==> flow/design.v <==
module afsm (
    input clk,
    input rst,
    input sec,
    output rled0, gled0, yled0,  
    output [3:0] hex0n,  
    output rled1, gled1, yled1,  
    output [3:0] hex1n  
);
parameter WAY1 = 2'b00;  
parameter WAY2 = 2'b01;
parameter CHR1 = 2'b11;
parameter CHR2 = 2'b10;
wire chr1half, chr2half;
wire chr1done, chr2done;
reg [1:0] state;
wire stateisway1;
assign stateisway1 = state == WAY1;
wire stateisway2;
assign stateisway2 = state == WAY2;
wire stateischr1;
assign stateischr1 = state == CHR1;
wire stateischr2;
assign stateischr2 = state == CHR2;
always_ff @(posedge clk) begin
    if(rst)
    state <= WAY1;
    else
        if(stateisway1)
        state <= chr1half? CHR1 : WAY1;
        else if(stateischr1)
        state <= chr1done? WAY2 : CHR1;       
        else if(stateisway2)
        state <= chr2half? CHR2 : WAY2;
        else if(stateischr2)
        state <= chr2done? WAY1 : CHR2;
        else
        state <= state; 
end
reg [3:0] cntdwn; 
always_ff @(posedge clk) begin
    if(rst)
    cntdwn <= 9;
    else
    if(chr1done|chr2done)
    cntdwn <= 9;
    else if(sec)
    cntdwn <= cntdwn - 1;
end
assign chr1done = cntdwn == 0;
assign chr2done = chr1done;
assign chr1half = cntdwn == 3;
assign chr2half = chr1half;
assign gled0 = stateisway1;  
assign rled0 = stateisway2 | stateischr2;  
assign yled0 = stateischr1;  
assign hex0n = stateisway1? cntdwn - 4 : cntdwn;
assign gled1 = stateisway2;  
assign rled1 = stateisway1 | stateischr1;  
assign yled1 = stateischr2;  
assign hex1n = stateisway2? cntdwn - 4 : cntdwn;  
endmodule
module bcdcnv(
    input [3:0] nmber,
    output [6:0] svnseg
);
reg [6:0] seg;
always @(nmber)
    begin
        case (nmber)  
            0 : seg = 7'b1000000;
            1 : seg = 7'b1111001;
            2 : seg = 7'b0100100;
            3 : seg = 7'b0110000;
            4 : seg = 7'b0011001;
            5 : seg = 7'b0010010;
            6 : seg = 7'b0100000;
            7 : seg = 7'b1111000;
            8 : seg = 7'b0000000;
            9 : seg = 7'b0010000;
            default : seg = 7'b1111111; 
        endcase
    end
assign svnseg = seg;
endmodule
module lab5 (
    input clk,
    input rst,
    input masw,  
    input chrtsw,  
    output lcdrs, lcdrw, lcden,  
    output [7:0] lcddata,
    output rled0, gled0, yled0,  
    output [6:0] hex0,  
    output rled1, gled1, yled1,  
    output [6:0] hex1,  
    output [3:0] hex1nmo,
	output sectest
);
lcddisp ilcddisp (clk,lcden,lcdrs,lcddata);
assign lcdrw = 0;
wire rled0a, rled0m;
assign rled0 = masw? rled0a : rled0m;
wire gled0a, gled0m;
assign gled0 = masw? gled0a : gled0m;
wire yled0a, yled0m;
assign yled0 = masw? yled0a : yled0m;
wire [6:0] hex0a, hex0m;
assign hex0 = masw? hex0a : hex0m;
wire rled1a, rled1m;
assign rled1 = masw? rled1a : rled1m;
wire gled1a, gled1m;
assign gled1 = masw? gled1a : gled1m;
wire yled1a, yled1m;
assign yled1 = masw? yled1a : yled1m;
wire [6:0] hex1a, hex1m;
assign hex1 = masw? hex1a : hex1m;
wire sec;
wire [3:0] hex0na,hex1na;
afsm iafsm (
    clk,
    rst,
	sec,
    rled0a, gled0a, yled0a,  
    hex0na,  
    rled1a, gled1a, yled1a,  
    hex1na  
);
wire [3:0] hex0nm;
wire [3:0] hex1nm;
assign hex1nmo = hex1nm;
mfsm imfsm (
    clk,
    rst,
    sec,
    chrtsw, 
    rled0m, gled0m, yled0m,  
    hex0nm,  
    rled1m, gled1m, yled1m,  
    hex1nm  
);
bcdcnv ibcdcnv1 (hex0na,hex0a);
bcdcnv ibcdcnv2 (hex1na,hex1a);
bcdcnv ibcdcnv3 (hex0nm,hex0m);
bcdcnv ibcdcnv4 (hex1nm,hex1m);
secgen isecgen (clk,rst,sec);
assign sectest = sec;
endmodule
module lab5wr (
    input CLOCK_50,
    input [0:0] KEY,
    input [1:0] SW,  
    output LCD_RS, LCD_RW, LCD_EN,  
    output [7:0] LCD_DATA,
    output LCD_ON, LCD_BLON,
    output [35:0] GPIO_0,
    output [35:0] GPIO_1,
    output [6:0] HEX4,HEX7,
    output [17:0] LEDR,
    output [7:0] LEDG
);
wire rstfix;
wire [3:0] hex1nmo;
assign LCD_ON = 1;
assign LCD_BLON = 1;
assign rstfix = !KEY[0];
wire [6:0] led71;
lab5 ilab5(
    CLOCK_50,
    rstfix,
    SW[0],  
    SW[1],  
    LCD_RS, LCD_RW, LCD_EN,  
    LCD_DATA,
    LEDR[0],LEDG[0],LEDR[2], 
    HEX4,  
	LEDR[1],LEDG[1],LEDR[4], 
    HEX7,  
    hex1nmo, 
    LEDR[10]
);
assign GPIO_0[0] = LEDG[0];
assign GPIO_0[2] = LEDR[2];
assign GPIO_0[4] = LEDR[0];
assign GPIO_0[1] = LEDG[1];
assign GPIO_0[3] = LEDR[4];
assign GPIO_0[5] = LEDR[1];
assign {GPIO_0[34],GPIO_0[35],GPIO_0[33],GPIO_0[32]} = hex1nmo;
assign {GPIO_1[19],GPIO_1[21],GPIO_1[23],GPIO_1[25],GPIO_1[18],GPIO_1[20],GPIO_1[22],GPIO_1[24]} = LCD_DATA;
assign GPIO_1[33] = LCD_EN;
assign GPIO_1[34] = LCD_RW;
assign GPIO_1[35] = LCD_RS;
endmodule
module lcddisp(
  input clk,
  output reg lcd_e, lcd_rs,
  output reg [7:0] data
);
integer j = 1;
reg [7:0] Datas [1:27];
always @(posedge clk) begin
Datas[1]   =  8'h38;   	 
Datas[2]   =  8'h0C;   	 
Datas[3]   =  8'h06;   	 
Datas[4]   =  8'h01;   	 
Datas[5]   =  8'h80;   	 
Datas[6]   =  8'h54;   	 
Datas[7]   =  8'h68;   	 
Datas[8]   =  8'h69;   	 
Datas[9]   =  8'h20;   	 
Datas[10]  =  8'h4E;   	 
Datas[11]  =  8'h67;   	 
Datas[12]  =  8'h68;   	 
Datas[13]  =  8'h69;   	 
Datas[14]  =  8'h65;   	 
Datas[15]  =  8'h6D;   	 
Datas[16]  =  8'h20;   	 
Datas[17]  =  8'h35;   	 
Datas[18]   =  8'hC0;    
Datas[19]  =  8'h42;   	 
Datas[20]  =  8'h4D;   	 
Datas[21]  =  8'h44;   	 
Datas[22]  =  8'h54;   	 
Datas[23]  =  8'h20;   	 
Datas[24]  =  8'h44;   	 
Datas[25]  =  8'h48;   	 
Datas[26]  =  8'h42;   	 
Datas[27]  =  8'h4B;   	 
end
integer i = 0;  
always @(posedge clk) begin
  if (i <= 1000000) begin
  i = i + 1; lcd_e = 1;
  data = Datas[j];
  end
  else if (i > 1000000 & i < 2000000) begin
  i = i + 1; lcd_e = 0;
  end
  else if (i == 2000000) begin
  j = j + 1; i = 0;
  end
  else i = 0;
  if (j <= 5 )
    lcd_rs = 0;  
  else if (j > 5 & j< 18)
    lcd_rs = 1;   
  else if (j == 18)
    lcd_rs = 0;
  else if (j > 27) begin 
    lcd_rs = 1;
    j = 5;
    end
  else
   lcd_rs = 1;
end
endmodule
module mfsm (
    input clk,
    input rst,
    input sec,
    input chrtsw,
    output rled0, gled0, yled0,  
    output [3:0] hex0n,  
    output rled1, gled1, yled1,  
    output [3:0] hex1n  
);
parameter WAY1 = 2'b00;  
parameter WAY2 = 2'b01;
parameter CHR1 = 2'b11;
parameter CHR2 = 2'b10;
wire chr1done, chr2done;
reg [1:0] state;
wire stateisway1;
assign stateisway1 = state == WAY1;
wire stateisway2;
assign stateisway2 = state == WAY2;
wire stateischr1;
assign stateischr1 = state == CHR1;
wire stateischr2;
assign stateischr2 = state == CHR2;
always_ff @(posedge clk) begin
    if(rst)
    state <= chrtsw? WAY1 : WAY2;
    else
        if(stateisway1)
        state <= (chrtsw&sec)? CHR1 : WAY1;
        else if(stateischr1)
        state <= (chr1done)? WAY2 : CHR1;       
        else if(stateisway2)
        state <= (!chrtsw&sec)? CHR2 : WAY2; 
        else if(stateischr2)
        state <= (chr2done&sec)? WAY1 : CHR2;
        else
        state <= state; 
end
reg [1:0] cntdwn; 
always_ff @(posedge clk) begin
    if(rst)
    cntdwn <= 2'd3;
    else if(sec)
    cntdwn <= (stateischr1 | stateischr2)? cntdwn-1 : 3;
end
assign chr1done = cntdwn == 2'b0;
assign chr2done = chr1done;
assign gled0 = stateisway1;  
assign rled0 = stateisway2 | stateischr2;  
assign yled0 = stateischr1;  
assign hex0n = (stateisway1 | stateisway2)? 4'd9 : cntdwn;  
assign gled1 = stateisway2;  
assign rled1 = stateisway1 | stateischr1;  
assign yled1 = stateischr2;  
assign hex1n = (stateisway1 | stateisway2)? 4'd9 : cntdwn;  
endmodule
module secgen (
    input clk,
    input rst,
    output sec
);
parameter CLKCONST = 50000000;  
reg [25:0] temp;  
wire tmpzr;
assign tmpzr = temp == 0;
always_ff @(posedge clk) begin
    if (rst)
    temp <= CLKCONST;  
    else if (tmpzr)
    temp <= CLKCONST;
    else
    temp <= temp - 1;
end
assign sec = tmpzr;
endmodule
* Step by step through the tools: lab5wr *
What the tools print for lab5wr, step after step.
Line numbers count from 1 in the design file above.
Operators: Yosys type, input widths -> output width; for muxes data width and select width s.
Not given: -

inputs
  top = lab5wr
  clock port = CLOCK_50
  cell library = sky130hd
  library corner = tt_025C_1v80

* Elaborated design *
Source: Yosys, flattened and elaborated. Widths are those after wreduce. Registers that Yosys merges into a memory's read port (data or address) are not register bits. Print and check cells do not count.
Yosys's memory passes give these memory sizes; they may raise the number of words (mostly to a power of two), join words into wider ones and drop unused or constant bits.

cells by class
  add/sub/neg operators = 6
  magnitude comparators = 7
  equal/unequal tests = 37
  muxes and demuxes = 42
  bitwise operators = 12
  reduce/logical cells = 16

operator list
  cell                   count
  $mux 32                9
  $pmux 8 s21            1
  $add 32x2->32 const B  2
  $eq 5x5->1 const B     12
  $eq 5x4->1 const B     8
  $mux 2                 18
  $gt 32x21->1 const B   1
  $le 32x21->1 const B   1
  $lt 32x22->1 const B   1
  $eq 32x22->1 const B   1
  $gt 32x4->1 const B    1
  $le 32x4->1 const B    1
  $gt 32x6->1 const B    1
  $lt 32x6->1 const B    1
  $eq 32x6->1 const B    1
  $sub 26x1->26 const B  1
  $logic_not 26->1       1
  $eq 5x3->1 const B     4
  $reduce_or 2->1        7
  $mux 7                 2
  $mux 4                 3
  $eq 5x2->1 const B     2
  $mux 1                 9
  $eq 2x2->1 const B     4
  $or 1x1->1             6
  $logic_not 2->1        3
  $and 1x1->1            5
  $eq 5x1->1 const B     1

Other operator kinds: 12; their cells: 13.

word-level totals
  register bits = 110
  ROM bits = 448
  memories kept = 4
  output and inout bits = 125
  elaborated cells = 134

memory list
  name              words  bits a word  read ports  wr ports  line  RTL
  (name not given)  16     7            1           0         70    case (nmber)
  (name not given)  16     7            1           0         70
  (name not given)  16     7            1           0         70
  (name not given)  16     7            1           0         70

* Depth *
Longest topological path by Yosys (ltp), each cell counted once; first at word level (registers and memories cut), then after technology mapping (sequential cells cut; the memories' decode and read muxes count).

logic depth
  depth in word-level cells = 9
  ABC_AREA = 0
  gate-level depth with buffers = 13

* After synthesis *
Source: synth_stat.txt of the flow (Yosys; design flattened, memories mapped). It holds for the ABC_AREA given above (unset counts as 0); a run with the other value may have another netlist.

synthesis totals
  cell count = 918
  mapped area = 7175.6 sq um
  sequential part of the area = 2362.3 sq um
  mapped flip-flops = 114
  buffer cells = 142

cells by type
  type                       count  area in all (sq um)
  sky130_fd_sc_hd__dfxtp_1   106    2.12E+03
  sky130_fd_sc_hd__buf_4     98     735.706
  sky130_fd_sc_hd__nor2_1    117    439.171
  sky130_fd_sc_hd__xnor2_1   47     411.645
  sky130_fd_sc_hd__nand2_1   87     326.563
  sky130_fd_sc_hd__xor2_1    33     289.027
  sky130_fd_sc_hd__edfxtp_1  8      240.23
  sky130_fd_sc_hd__nand3_1   43     215.206
  sky130_fd_sc_hd__o21ai_0   38     190.182
  sky130_fd_sc_hd__ha_1      15     187.68
  sky130_fd_sc_hd__nand4_1   27     168.912
  sky130_fd_sc_hd__nor4_1    25     156.4
  sky130_fd_sc_hd__a21oi_1   28     140.134
  sky130_fd_sc_hd__clkbuf_1  36     135.13
  sky130_fd_sc_hd__nor3_1    23     115.11
  sky130_fd_sc_hd__inv_1     30     112.608
  sky130_fd_sc_hd__o31ai_1   11     82.579
  sky130_fd_sc_hd__nor2b_1   13     81.328

Not listed: further types 48, cells in them 133.
The figures by module come from a second, unflattened synthesis with its own total; it is not the netlist above.

second synthesis, totals
  cells (unflattened synthesis) = 1011
  area total of the unflattened synthesis = 8252.9 sq um

Each row is one instance without its submodules.

modules
  module   times used  cells  area (sq um)  sequential area (sq um)
  lcddisp  1           540    4335.4        1561.5
  secgen   1           138    1188.6        520.5
  bcdcnv   4           31     229.0         0.0
  lab5wr   1           92     679.4         0.0
  afsm     1           50     436.7         160.2
  mfsm     1           43     362.8         120.1
  lab5     1           24     334.1         0.0

* Timing after synthesis *
Source: OpenSTA report_checks on the synthesized netlist (no wires, ideal clock, input and output delay 20% of the period each), path of least setup slack; recovery checks are left aside. Register names are those of the netlist, which keeps one name where synthesis merged equal registers.

timing path after synthesis
  path kind = register to register
  start = reg ilab5.ilcddisp.i[14]
  end = reg ilab5.ilcddisp.j[11]
  period = 4.02 ns
  setup time = 0.065 ns
  time at the first pin = 0.000 ns
  arrival = 3.293 ns
  path slack = 0.662 ns
  delay of the path = 3.358 ns
  stages on the path = 11
  buffers on the path = 2
  synthesis period reached = 3.358 ns

"delay of the path" = arrival - input delay + setup time.
"stages on the path" counts driving pins, that of a launching flip-flop among them; a cell with two outputs on the path counts twice.
"synthesis period reached" is the clock period less the worst setup slack; recovery checks do not enter. This is arithmetic on one report: input and output delays are still those of the set period (20% each).
The rows between start and end are the longest chain of elaborated cells between them; the timing report does not say that the signal goes this way. Where chains are equally long, one stands for them.
Each line given opens the expression or statement behind the cell; cells for indexed reads and writes are added by Yosys, which also makes memories of some case tables.
A register here has more assigning lines than the two given.

between the ends, after synthesis
  cell sequence = sky130_fd_sc_hd__dfxtp_1 > sky130_fd_sc_hd__or4_1 > sky130_fd_sc_hd__or4_4 > sky130_fd_sc_hd__nor4_4 > sky130_fd_sc_hd__mux2_4 > sky130_fd_sc_hd__o211ai_1 > sky130_fd_sc_hd__or4_4 > sky130_fd_sc_hd__o41a_1 > sky130_fd_sc_hd__buf_6 > sky130_fd_sc_hd__buf_8 > sky130_fd_sc_hd__nor2_1
  length of the longest elaborated chain = 9
  elaborated cells between the ends (all ways) = 18
  source lines of those cells = 7
  those cells by class = compare (7); eq/ne (2); mux (7); logic (2)

ends and longest elaborated chain, after synthesis
  item             line  RTL
  start, declared  230   integer i = 0;
  start, assigned  233   i = i + 1; lcd_e = 1;
  start, assigned  237   i = i + 1; lcd_e = 0;
  $gt 32x21->1     236   else if (i > 1000000 & i < 2000000) begin
  $and 1x1->1      236
  $mux 32          236
  $mux 32          232   if (i <= 1000000) begin
  $gt 32x6->1      249   else if (j > 27) begin
  $mux 32          249
  $mux 32          247   else if (j == 18)
  $mux 32          245   else if (j > 5 & j< 18)
  $mux 32          243   if (j <= 5 )
  end, assigned    240   j = j + 1; i = 0;
  end, assigned    251   j = 5;
  end, declared    199   integer j = 1;

* Path in the finished layout *
From the final timing report of record 2: the path of least setup slack in the routed layout; clock arrival at registers is part of the times.

timing path post-layout
  path kind = register to register
  start = reg ilab5.ilcddisp.i[13]
  end = reg ilab5.ilcddisp.j[4]
  period = 3.63 ns
  setup time = 0.07 ns
  time at the first pin = 0.41 ns
  arrival = 3.71 ns
  path slack = 0.27 ns
  stages on the path = 10
  buffers on the path = 1

The rows between start and end are the longest chain of elaborated cells between them; the timing report does not say that the signal goes this way. Where chains are equally long, one stands for them.
A register here has more assigning lines than the two given.

between the ends, post-layout
  cell sequence = sky130_fd_sc_hd__dfxtp_1 > sky130_fd_sc_hd__or4_1 > sky130_fd_sc_hd__or4_4 > sky130_fd_sc_hd__nor4_4 > sky130_fd_sc_hd__mux2_4 > sky130_fd_sc_hd__o211ai_1 > sky130_fd_sc_hd__or4_4 > sky130_fd_sc_hd__o41a_1 > sky130_fd_sc_hd__buf_4 > sky130_fd_sc_hd__nor3_2
  length of the longest elaborated chain = 9
  elaborated cells between the ends (all ways) = 18
  source lines of those cells = 7
  those cells by class = compare (7); eq/ne (2); mux (7); logic (2)

ends and longest elaborated chain, post-layout
  item             line  RTL
  start, declared  230   integer i = 0;
  start, assigned  233   i = i + 1; lcd_e = 1;
  start, assigned  237   i = i + 1; lcd_e = 0;
  $gt 32x21->1     236   else if (i > 1000000 & i < 2000000) begin
  $and 1x1->1      236
  $mux 32          236
  $mux 32          232   if (i <= 1000000) begin
  $gt 32x6->1      249   else if (j > 27) begin
  $mux 32          249
  $mux 32          247   else if (j == 18)
  $mux 32          245   else if (j > 5 & j< 18)
  $mux 32          243   if (j <= 5 )
  end, assigned    240   j = j + 1; i = 0;
  end, assigned    251   j = 5;
  end, declared    199   integer j = 1;

Subject: lab5wr on sky130hd, stored results

Hello all,

Measured data: module lab5wr, platform sky130hd, 2 stored runs of the flow under differing settings, order arbitrary. Input and output delays are each 20% of the period that was set; the output load is 0.01 pF.
By "achieved clock period (ns)" is meant the clock period of the run minus its worst setup slack. This is arithmetic on one report: input and output delays are still those of the set period (20% each).
"worst setup path time (ns)" means the part of the period allowed to the worst setup path (the constraints hold back 20% at inputs and 20% at outputs) less its slack; where the path has registers, the arrival times of their clocks count too.
"finish__power__total": no workload was simulated; the value follows from the tool's default switching activity.

settings of record 1
{
  "period_ns": 5.11,
  "CORE_UTILIZATION": 63,
  "PLACE_DENSITY_LB_ADDON": 0.04,
  "CELL_PAD_IN_SITES_GLOBAL_PLACEMENT": 0,
  "CELL_PAD_IN_SITES_DETAIL_PLACEMENT": 1,
  "TNS_END_PERCENT": 55,
  "GPL_ROUTABILITY_DRIVEN": 1,
  "MAX_ROUTING_LAYER": "met5",
  "CAP_MARGIN": 20,
  "CORE_MARGIN": 2,
  "SLEW_MARGIN": 20
}
report of record 1: did not finish, cts, DPL-0033

settings of record 2
{
  "period_ns": 3.63,
  "CORE_UTILIZATION": 40,
  "SETUP_SLACK_MARGIN": 0.1,
  "PLACE_DENSITY_LB_ADDON": 0.04,
  "CORE_MARGIN": 9,
  "CELL_PAD_IN_SITES_GLOBAL_PLACEMENT": 0,
  "TNS_END_PERCENT": 100,
  "CTS_CLUSTER_DIAMETER": 204,
  "MAX_ROUTING_LAYER": "met5",
  "CAP_MARGIN": 20,
  "SLEW_MARGIN": 20
}
report of record 2
yosys chip area after synthesis (um^2): 7175.6
finish__design__die__area: 23084.2
finish__design__instance__area__stdcell: 8288.0
finish__design__instance__utilization: 0.4759
finish__timing__setup__ws: 0.266
finish__timing__setup__tns: 0.000
finish__timing__hold__ws: 0.460
finish__power__total: 3.240e-03
achieved clock period (ns): 3.364
worst setup path time (ns): 3.36
worst setup path kind: register to register

Thanks
